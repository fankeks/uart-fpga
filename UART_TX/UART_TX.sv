==> flow/design.v <==
module uart_tx_writer
# ( parameter clk_mhz = 50,
              boadrate = 9600
)
(
    input clk,
    input rst,
    input valid,
    input [7:0] data,
    output logic wait_signal,  
    output logic tx
);
    localparam scale = clk_mhz * 1000 * 1000 / boadrate;
    typedef enum bit { 
        READY_TO_LOAD   = 1'b0,  
        OUTPUT = 1'b1            
    } states;
    states state, next_state;
    always_ff @ (posedge clk) begin
        if (rst)
            state <= READY_TO_LOAD;
        else
            state <= next_state;
    end
    logic [31:0] cnt;
    wire enable;
    logic [3:0] output_bit;
    wire output_stop_bit;
    always_ff @ (posedge clk) begin
        if (rst | (state == READY_TO_LOAD))
            cnt <= scale - 'b1;
        else
            if (enable)
                cnt <= scale - 'b1;
            else
                cnt <= cnt - 'b1;
    end
    assign enable = (cnt == '0);
    always_ff @ (posedge clk) begin
        if (rst | (state == READY_TO_LOAD))
            output_bit <= 'b0;
        else
            if (enable)
                if (output_stop_bit)
                    output_bit <= 'b0;
                else
                    output_bit <= output_bit + 'b1;
    end
    assign output_stop_bit = (output_bit >= 'd10);
    always_comb begin
        next_state = state;
        case (state)
            READY_TO_LOAD    : if (valid) next_state = OUTPUT;
            OUTPUT           : if (output_stop_bit) next_state = READY_TO_LOAD;
            default          : next_state = state;
        endcase
    end
    logic [7:0] data_register;
    always_ff @ (posedge clk)
        if (valid & (~wait_signal))
            data_register <= data;
    wire [10:0] data_output = {1'b1, 1'b1, data_register, 1'b0};
    always_comb begin
        case (state)
            READY_TO_LOAD : begin 
                                wait_signal = 1'b0; 
                                tx = 1'b1; 
                            end
            OUTPUT        : begin 
                                wait_signal = 'b1;
                                tx = data_output[output_bit]; 
                            end
            default       : begin 
                                wait_signal = 1'b0; 
                                tx = 1'b1; 
                            end
        endcase
    end
endmodule
Tool chain data of uart_tx_writer. What the tools print for uart_tx_writer, step after step. Line numbers count from 1 in the design file above. Cell names lack the library's common part. A cell with - has no value.

Top module: uart_tx_writer. Clock input: clk. Standard-cell library: sky130hd. Timing corner: tt_025C_1v80.

Word-level counts. Counts by Yosys on the flattened word-level netlist (proc, flatten, opt, wreduce; memories kept). Register bits leave out memories and registers merged into their read ports (data or address); mux counts leave out enables and synchronous resets folded into registers. Print and check cells are left out. Cells with the same type and inputs are merged into one.

The entry for add/sub/neg operators reads 2. The figure for order comparisons is 1. Shift operators: 1. Under mux-type cells stands 6. The entry for bitwise operators reads 4. For reductions and logical operators the number is 2.

Operators with widths (count): 32-bit by 1-bit subtractor with 32-bit output with constant B (1); 32-bit zero test (1); 11-bit by 4-bit indexed select with 1-bit output (1); 1-bit case mux with 2-bit select (3); 4-bit by 1-bit adder with 4-bit output with constant B (1); 4-bit >= comparator with constant B (1); 4-bit two-way mux (1); 1-bit inverter (2); 2-bit OR reduction (1); 1-bit two-way mux (2); 1-bit AND (1); 1-bit OR (1).

Register bits after elaboration: 45. For input bits the number is 11. For output and inout port bits the number is 2.

Longest topological paths. Depth = most cells in a row (Yosys ltp): at word level without a register or memory, in the mapped netlist without a sequential cell, where the memories' decode and read muxes count.

The entry for depth in word-level cells reads 4. The figure for ABC_AREA is 1. The figure for depth in mapped cells is 10.

Mapped cells and area. Yosys stat after the flow's synthesis: flattened, memories mapped to cells. It holds for the ABC_AREA given above (unset counts as 0); a run with the other value may have another netlist.

Cell types (count): dfxtp_1 (37); nand2_1 (90); nor2_1 (68); edfxtp_1 (8); inv_1 (39); nand3_1 (21); nor2_2 (12); a21oi_1 (13); o21ai_0 (13); a21oi_2 (6); xor2_1 (5); ha_1 (3); nor2_4 (3); nand2_2 (5); nand4_1 (4); o211ai_1 (3); nand3_2 (2); nor2_8 (1).

Not listed: further types 11, cells in them 16.

The entry for mapped cells reads 349. The figure for chip area (Yosys) is 2439.8 um^2. The entry for mapped flip-flops reads 45.

Worst setup path after synthesis. Source: OpenSTA report_checks on the synthesized netlist (no wires, ideal clock, input and output delay 20% of the period each), path of least setup slack; recovery checks are left aside. Register names are those of the netlist, which keeps one name where synthesis merged equal registers.

Kind: register to register. Start point: register cnt[0]. End point: register cnt[11]. For period the number is 2.33 ns. The entry for time at the first pin reads 0.000 ns. The entry for arrival reads 1.347 ns. The figure for slack is 0.868 ns. For path delay the number is 1.462 ns. The entry for stages reads 9. The entry for path buffers reads 1. Period reached after synthesis: 1.462 ns.

"path delay" = arrival - input delay + setup time. "stages": output pins that drive a net of the path, with the launching flip-flop's if there is one; two outputs of one cell count as two. "period reached after synthesis" = period - worst setup slack (recovery checks aside). The figure is calculated, with input and output delays left at 20% of the set period. Between the ends stands the longest chain of elaborated cells between them, by number of cells; it is not shown to be the way that was timed. Of several equally long chains one is given. A line is the first line of the expression or statement that the cell stems from. Yosys adds cells for indexed reads and writes and turns some case tables into memories. A register here has more assigning lines than the two given.

Path through: dfxtp_1 inv_1 ha_1 nand2_2 nor2_8 nand2_4 o21ai_4 buf_8 nor2_2. The figure for cells in the longest elaborated chain is 2. Elaborated cells between the ends (all ways): 3. For source lines of those cells the number is 2. Those cells by class: add/sub: 1; reduce/logical: 2.

Ends and longest elaborated chain, after synthesis: start: declaration (line 25) `logic [31:0] cnt;`; start: assignment (line 31) `cnt <= scale - 'b1;`; start: assignment (line 34) `cnt <= scale - 'b1;`; 32-bit zero test (line 38) `assign enable = (cnt == '0);`; 2-bit OR reduction; end: assignment (line 34); end: assignment (line 36) `cnt <= cnt - 'b1;`; end: declaration (line 25).

Path in the finished layout. From the final timing report of run 1: the path of least setup slack in the routed layout; clock arrival at registers is part of the times.

Kind: register to output. Start point: register output_bit[1]. End point: output port tx. For period the number is 3.65 ns. External output delay: 0.73 ns. The entry for time at the first pin reads 0.31 ns. The entry for arrival reads 1.92 ns. The figure for slack is 1.00 ns. The entry for stages reads 8. The entry for path buffers reads 1.

Between the ends stands the longest chain of elaborated cells between them, by number of cells; it is not shown to be the way that was timed. Of several equally long chains one is given. A register here has more assigning lines than the two given.

Path through: dfxtp_1 nand2_1 inv_1 nand3_1 o211ai_1 nand2_1 nand3_1 clkdlybuf4s50_1. The figure for cells in the longest elaborated chain is 2. Elaborated cells between the ends (all ways): 2. For source lines of those cells the number is 2. Those cells by class: shift: 1; mux: 1.

Ends and longest elaborated chain, after layout: start: declaration (line 27) `logic [3:0] output_bit;`; start: assignment (line 41) `output_bit <= 'b0;`; start: assignment (line 47) `output_bit <= output_bit + 'b1;`; 11-bit by 4-bit indexed select with 1-bit output (line 71) `tx = data_output[output_bit];`; 1-bit case mux with 2-bit select (line 64) `case (state)`; end: declaration (line 11) `output logic tx`.

Data sheet: physical implementation of uart_tx_writer

Module uart_tx_writer, platform sky130hd: 2 stored runs of the flow (Yosys, OpenROAD) with differing settings, in no particular order. Input and output delays are each 20% of the period that was set; the output load is 0.01 pF. By "clock period reached" is meant the clock period of the run minus its worst setup slack. This is arithmetic on one report: input and output delays are still those of the set period (20% each). By "time used up by the worst setup path" is meant the share of the clock period that the worst setup path is allowed (20% is reserved at inputs, 20% at outputs), minus its slack. Clock arrival times at its registers enter into it. "power" is the tool's figure for a default switching activity; nothing was simulated.

Run 1 has these settings: period_ns 3.65; CORE_UTILIZATION 36; PLACE_DENSITY_LB_ADDON 0.2; CORE_ASPECT_RATIO 0.63; CELL_PAD_IN_SITES_GLOBAL_PLACEMENT 0; TNS_END_PERCENT 75; ABC_AREA 1; GPL_ROUTABILITY_DRIVEN 1; CTS_CLUSTER_SIZE 58; SLEW_MARGIN 5; MIN_ROUTING_LAYER met2; CAP_MARGIN 20; CORE_MARGIN 2. The final utilization stands at 42.4%. For the post-route setup TNS the run shows 0.000 ns. The post-synthesis cell area comes to 2,439.8 um^2. The time used up by the worst setup path is 1.92 ns. Critical path type: register to output. The clock period reached is 2.653 ns. For the die area the run shows 7,469.8 um^2. The standard-cell area after routing comes to 2,736.4 um^2. The setup slack of the critical path stands at 0.997 ns. The power is 904 µW. The measured lowest hold slack is 0.405 ns.

Run 2 has these settings: period_ns 2.92; CORE_UTILIZATION 53; PLACE_DENSITY_LB_ADDON 0.05; CORE_MARGIN 7; TNS_END_PERCENT 10; GPL_TIMING_DRIVEN 1; GPL_ROUTABILITY_DRIVEN 1; CTS_CLUSTER_DIAMETER 286; CAP_MARGIN 20; SLEW_MARGIN 20. The final utilization stands at 61.6%. For the post-route setup TNS the run shows 0.000 ns. The post-synthesis cell area comes to 1,994.4 um^2. The time used up by the worst setup path is 2.08 ns. Critical path type: register to output. The clock period reached is 2.664 ns. For the die area the run shows 5,676.9 um^2. The standard-cell area after routing comes to 2,239.7 um^2. The setup slack of the critical path stands at 0.256 ns. The power is 1,030 µW. The measured lowest hold slack is 0.432 ns.
