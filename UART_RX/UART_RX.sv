==> flow/design.v <==
module uart_rx_writer
# ( parameter clk_mhz = 50,
              boadrate = 9600
)
(
    input clk,
    input rst,
    input rx,
    output logic [7:0] data,
    output logic valid
);
    localparam scale = clk_mhz * 1000 * 1000 / boadrate;
    typedef enum bit { 
        WAIT   = 1'b0,
        READ   = 1'b1
    } states;
    states state, next_state;
    always_ff @ (posedge clk) begin
        if (rst)
            state <= WAIT;
        else
            state <= next_state;
    end
    logic [31:0] cnt;
    wire enable;
    logic [3:0] read_bit;
    wire read_stop_bit;
    always_ff @ (posedge clk) begin
        if (rst | (state == WAIT))
            cnt <= scale - 'b1 + scale / 2;
        else
            if (enable)
                cnt <= scale - 'b1;
            else
                cnt <= cnt - 'b1;
    end
    assign enable = (cnt == '0);
    always_ff @ (posedge clk) begin
        if (rst | (state == WAIT))
            read_bit <= '0;
        else
            if (enable)
                if (read_stop_bit) read_bit <= '0;
                else               read_bit <= read_bit + 'b1;
    end
    assign read_stop_bit = (read_bit >= 'd9);
    always_comb begin
        next_state = state;
        case (state)
            WAIT             : if (~rx) next_state = READ;
            READ             : if (read_stop_bit) next_state = WAIT;
            default          : next_state = state;
        endcase
    end
    logic [7:0] parallel_data;
    always_ff @ (posedge clk) begin
        if  (enable)
                parallel_data[read_bit] <= rx;
    end
    always_comb begin
        case (state)
            WAIT    : begin 
                        valid = 'b1; 
                        data  = parallel_data; 
                    end
            READ    : begin 
                        valid = (read_bit >= 'd8) ? 'b1 : 'b0;
                        data  = parallel_data; 
                    end
            default : begin 
                        valid = 1'b0;
                        data  = parallel_data; 
                    end
        endcase
    end
endmodule
# Reports on uart_rx_writer
# Tool output for the design above, in the order of the flow.
# Lines are those of the file above, counted from 1.
# Operators carry their Yosys type and port widths (W data, S select, Z words).
# Cell names lack the library's common part.
# The mark -- stands for no value.
dict set report inputs {
  top {uart_rx_writer}
  clock {clk}
  cell_library {sky130hd}
  pvt_corner {tt_025C_1v80}
}

# Word level
# Counts by Yosys on the flattened word-level netlist (proc, flatten, opt, wreduce; memories kept). Register bits leave out memories and registers merged into their read ports (data or address). Print and check cells are left out. Cells with the same type and inputs are merged into one.
dict set report bits {
  regBits 45
  latchBits 0
  ramBits 0
  rom_bits 0
  clocked_rd_ports_x_width 0
  mem_count 0
  input_bits 3
  output_inout_bits 9
}
dict set report classes {
  addsub 3
  mul 0
  div 0
  n_cmp 2
  equal 0
  shift 2
  n_mux 7
  n_logic 5
  reduce_logical 2
}
# cell n
set op_table {}
lappend op_table {{$sub A32 B1 Y32 const B} 1}
lappend op_table {{$logic_not A32 Y1} 1}
lappend op_table {{$mux W12} 1}
lappend op_table {{$shift A1 B5 Y8} 1}
lappend op_table {{$shift A1 B5 Y8 const A} 1}
lappend op_table {{$ge A4 B4 Y1 const B} 2}
lappend op_table {{$and A8 B8 Y8} 1}
lappend op_table {{$or A8 B8 Y8} 1}
lappend op_table {{$not A8 Y8} 1}
lappend op_table {{$neg A4 Y5} 1}
lappend op_table {{$add A4 B1 Y4 const B} 1}
lappend op_table {{$mux W4} 1}
lappend op_table {{$pmux W1 S2} 2}
lappend op_table {{$mux W1} 3}
lappend op_table {{$reduce_or A2 Y1} 1}
lappend op_table {{$or A1 B1 Y1} 1}
lappend op_table {{$not A1 Y1} 1}

# Depth
# Depth = most cells in a row (Yosys ltp): at word level without a register or memory, in the mapped netlist without a sequential cell, where the memories' decode and read muxes count.
dict set report logic_depth {
  depth_word 5
  abc_area 0
  depth_mapped 8
  depth_no_buf 7
}

# After synthesis
# The flow's flattened synthesis, as Yosys stat reports it; memories are mapped. The netlist is that of the ABC_AREA named above (0 if unset); the other value can give another one.
# The area totals of this step are shown rounded.
# cell_type n
set types {}
lappend types {dfxtp_1 37}
lappend types {edfxtp_1 8}
lappend types {nor2_1 40}
lappend types {xor2_1 14}
lappend types {ha_1 8}
lappend types {xnor2_1 11}
lappend types {nand2_1 24}
lappend types {nor3_1 12}
lappend types {nand3_1 9}
lappend types {o21ai_0 9}
lappend types {nor4_1 7}
lappend types {nand2b_1 6}
lappend types {nand4_1 5}
lappend types {nor2b_1 5}
lappend types {a21oi_1 6}
lappend types {inv_1 6}
lappend types {mux2_2 2}
lappend types {nor4_4 1}
# Other cell types: 23; their cells: 37.
dict set report mapped {
  cells 247
  area_um2 2200
  seqArea_um2 980
  ff_cells 45
  buffers 6
}

# Timing after synthesis
# OpenSTA on the mapped netlist: ideal clock, no wires. The path of least setup slack (recovery checks aside). Input and output delay are each 20% of the period. Register names are those of the netlist, which keeps one name where synthesis merged equal registers.
dict set report synth_path {
  path_type {flip-flop to flip-flop}
  from {reg read_bit[0]}
  to {reg parallel_data[4]}
  tclk_ns 3.37
  t_arrival_ns 2.038
  t_required_ns 3.110
  slack_ns 1.073
  path_delay_ns 2.298
  path_stages 9
  n_path_buf 1
  synth_period_reached_ns 2.297
}
# "path_delay_ns" = arrival - input delay + setup time.
# "path_stages" counts driving pins, that of a launching flip-flop among them; a cell with two outputs on the path counts twice.
# "synth_period_reached_ns" = period - worst setup slack (recovery checks aside). The figure is calculated, with input and output delays left at 20% of the set period.
# Between the ends stands the longest chain of elaborated cells between them, by number of cells; it is not shown to be the way that was timed. Of several equally long chains one is given.
# Each line given opens the expression or statement behind the cell; cells for indexed reads and writes are added by Yosys, which also makes memories of some case tables.
# A register here has more assigning lines than the two given.
dict set report synth_between {
  cell_sequence {dfxtp_1 > clkbuf_1 > inv_1 > ha_1 > or2_2 > o21ai_0 > o2bb2ai_1 > nand2_1 > mux2_2}
  elab_chain_len 5
  cells_between 6
}
# element line_no
set synth_rtl {}
lappend synth_rtl {{from (decl)} 26} ;# logic [3:0] read_bit;
lappend synth_rtl {{from (assign)} 40} ;# read_bit <= '0;
lappend synth_rtl {{from (assign)} 44} ;# else               read_bit <= read_bit + 'b1;
lappend synth_rtl {{$neg A4 Y5} 58} ;# parallel_data[read_bit] <= rx;
lappend synth_rtl {{$shift A1 B5 Y8} 58}
lappend synth_rtl {{$not A8 Y8} 58}
lappend synth_rtl {{$and A8 B8 Y8} 58}
lappend synth_rtl {{$or A8 B8 Y8} 58}
lappend synth_rtl {{to (assign)} 58}
lappend synth_rtl {{to (decl)} 55} ;# logic [7:0] parallel_data;

# Timing after layout
# From the final timing report of stored run 1: the path of least setup slack in the routed layout; clock arrival at registers is part of the times.
dict set report layout_path {
  path_type {flip-flop to flip-flop}
  from {reg read_bit[0]}
  to {reg parallel_data[4]}
  tclk_ns 3.28
  t_arrival_ns 2.59
  t_required_ns 3.34
  slack_ns 0.75
  path_stages 7
  n_path_buf 0
}
# Between the ends stands the longest chain of elaborated cells between them, by number of cells; it is not shown to be the way that was timed. Of several equally long chains one is given.
# A register here has more assigning lines than the two given.
dict set report layout_between {
  cell_sequence {dfxtp_1 > inv_1 > ha_1 > or2_2 > o2bb2ai_1 > nand2_1 > mux2_2}
  elab_chain_len 5
  cells_between 6
}
# element line_no
set layout_rtl {}
lappend layout_rtl {{from (decl)} 26} ;# logic [3:0] read_bit;
lappend layout_rtl {{from (assign)} 40} ;# read_bit <= '0;
lappend layout_rtl {{from (assign)} 44} ;# else               read_bit <= read_bit + 'b1;
lappend layout_rtl {{$neg A4 Y5} 58} ;# parallel_data[read_bit] <= rx;
lappend layout_rtl {{$shift A1 B5 Y8} 58}
lappend layout_rtl {{$not A8 Y8} 58}
lappend layout_rtl {{$and A8 B8 Y8} 58}
lappend layout_rtl {{$or A8 B8 Y8} 58}
lappend layout_rtl {{to (assign)} 58}
lappend layout_rtl {{to (decl)} 55} ;# logic [7:0] parallel_data;

Add stored flow runs of uart_rx_writer

Stored flow runs of uart_rx_writer (2 of them; Yosys, OpenROAD, sky130hd). They differ in their settings and are not a sequence. Constraints: input delay and output delay 20% of the set period each, output load 0.01 pF.
"achievedPeriod_ns": clock period set for the run, less the worst setup slack. It is reckoned from that one timing run; input and output delays stay at 20% of the period that was set.
"worst_path_time_ns" means the part of the period allowed to the worst setup path (the constraints hold back 20% at inputs and 20% at outputs) less its slack; where the path has registers, the arrival times of their clocks count too.
"design_power_uw" rests on the timing tool's default activity at the inputs, not on a simulated workload.
The results are shown rounded.

[flow] stored run 1: files
==> flow/run.sh <==
#!/bin/bash
# the make line also repeats the synthesis and layout settings of config.mk as NAME=value (left out here)
make -C /OpenROAD-flow-scripts/flow DESIGN_CONFIG=/design/flow/config.mk WORK_HOME=/design/flow/orfs CLKGATE_MAP_FILE= finish
==> flow/config.mk <==
export PLATFORM = sky130hd
export DESIGN_NAME = uart_rx_writer
export DESIGN_NICKNAME = uart_rx_writer
export VERILOG_FILES = /design/flow/design.v
export SDC_FILE = /design/flow/constraint.sdc
export NUM_CORES = 4
export LEC_CHECK = 0
export CAP_MARGIN = 20
export CELL_PAD_IN_SITES_DETAIL_PLACEMENT = 0
export CORE_MARGIN = 2
export CORE_UTILIZATION = 28
export CTS_CLUSTER_DIAMETER = 179
export CTS_CLUSTER_SIZE = 42
export GPL_ROUTABILITY_DRIVEN = 1
export MIN_ROUTING_LAYER = met2
export PLACE_DENSITY_LB_ADDON = 0.11
export SETUP_SLACK_MARGIN = 0.1
export SLEW_MARGIN = 35
==> flow/constraint.sdc <==
create_clock -name core_clock -period 3.28 [get_ports {clk}]
set_input_delay 0.6560 -clock core_clock [delete_from_list [all_inputs] [get_ports {clk}]]
set_output_delay 0.6560 -clock core_clock [all_outputs]
set_load 0.01 [all_outputs]

[flow] stored run 1: metrics
[metrics] synth_area_um2 = 2200
[metrics] design.die.area_um2 = 8600
[metrics] final_stdcell_area_um2 = 2500
[metrics] post_route_util_pct = 33
[metrics] worstSetupSlack_ns = 0.75
[metrics] timing.setup.tns_ns = 0.000
[metrics] fin_hold_ws_ns = 0.41
[metrics] design_power_uw = 930
[metrics] achievedPeriod_ns = 2.532
[metrics] worst_path_time_ns = 2.53
[metrics] critical_path_type = flip-flop to flip-flop

[flow] stored run 2: files
==> flow/run.sh <==
#!/bin/bash
# the make line also repeats the synthesis and layout settings of config.mk as NAME=value (left out here)
make -C /OpenROAD-flow-scripts/flow DESIGN_CONFIG=/design/flow/config.mk WORK_HOME=/design/flow/orfs CLKGATE_MAP_FILE= finish
==> flow/config.mk <==
export PLATFORM = sky130hd
export DESIGN_NAME = uart_rx_writer
export DESIGN_NICKNAME = uart_rx_writer
export VERILOG_FILES = /design/flow/design.v
export SDC_FILE = /design/flow/constraint.sdc
export NUM_CORES = 4
export LEC_CHECK = 0
export CAP_MARGIN = 30
export CELL_PAD_IN_SITES_GLOBAL_PLACEMENT = 0
export CORE_ASPECT_RATIO = 1.24
export CORE_MARGIN = 2
export CORE_UTILIZATION = 46
export MIN_ROUTING_LAYER = met1
export PLACE_DENSITY_LB_ADDON = 0.12
export SETUP_SLACK_MARGIN = 0.15
export SLEW_MARGIN = 25
export TNS_END_PERCENT = 45
==> flow/constraint.sdc <==
create_clock -name core_clock -period 2.16 [get_ports {clk}]
set_input_delay 0.4320 -clock core_clock [delete_from_list [all_inputs] [get_ports {clk}]]
set_output_delay 0.4320 -clock core_clock [all_outputs]
set_load 0.01 [all_outputs]

[flow] stored run 2: metrics
[metrics] synth_area_um2 = 2200
[metrics] design.die.area_um2 = 5400
[metrics] final_stdcell_area_um2 = 2600
[metrics] post_route_util_pct = 56
[metrics] worstSetupSlack_ns = 0.18
[metrics] timing.setup.tns_ns = 0.000
[metrics] fin_hold_ws_ns = 0.41
[metrics] design_power_uw = 1500
[metrics] achievedPeriod_ns = 1.982
[metrics] worst_path_time_ns = 1.98
[metrics] critical_path_type = flip-flop to flip-flop
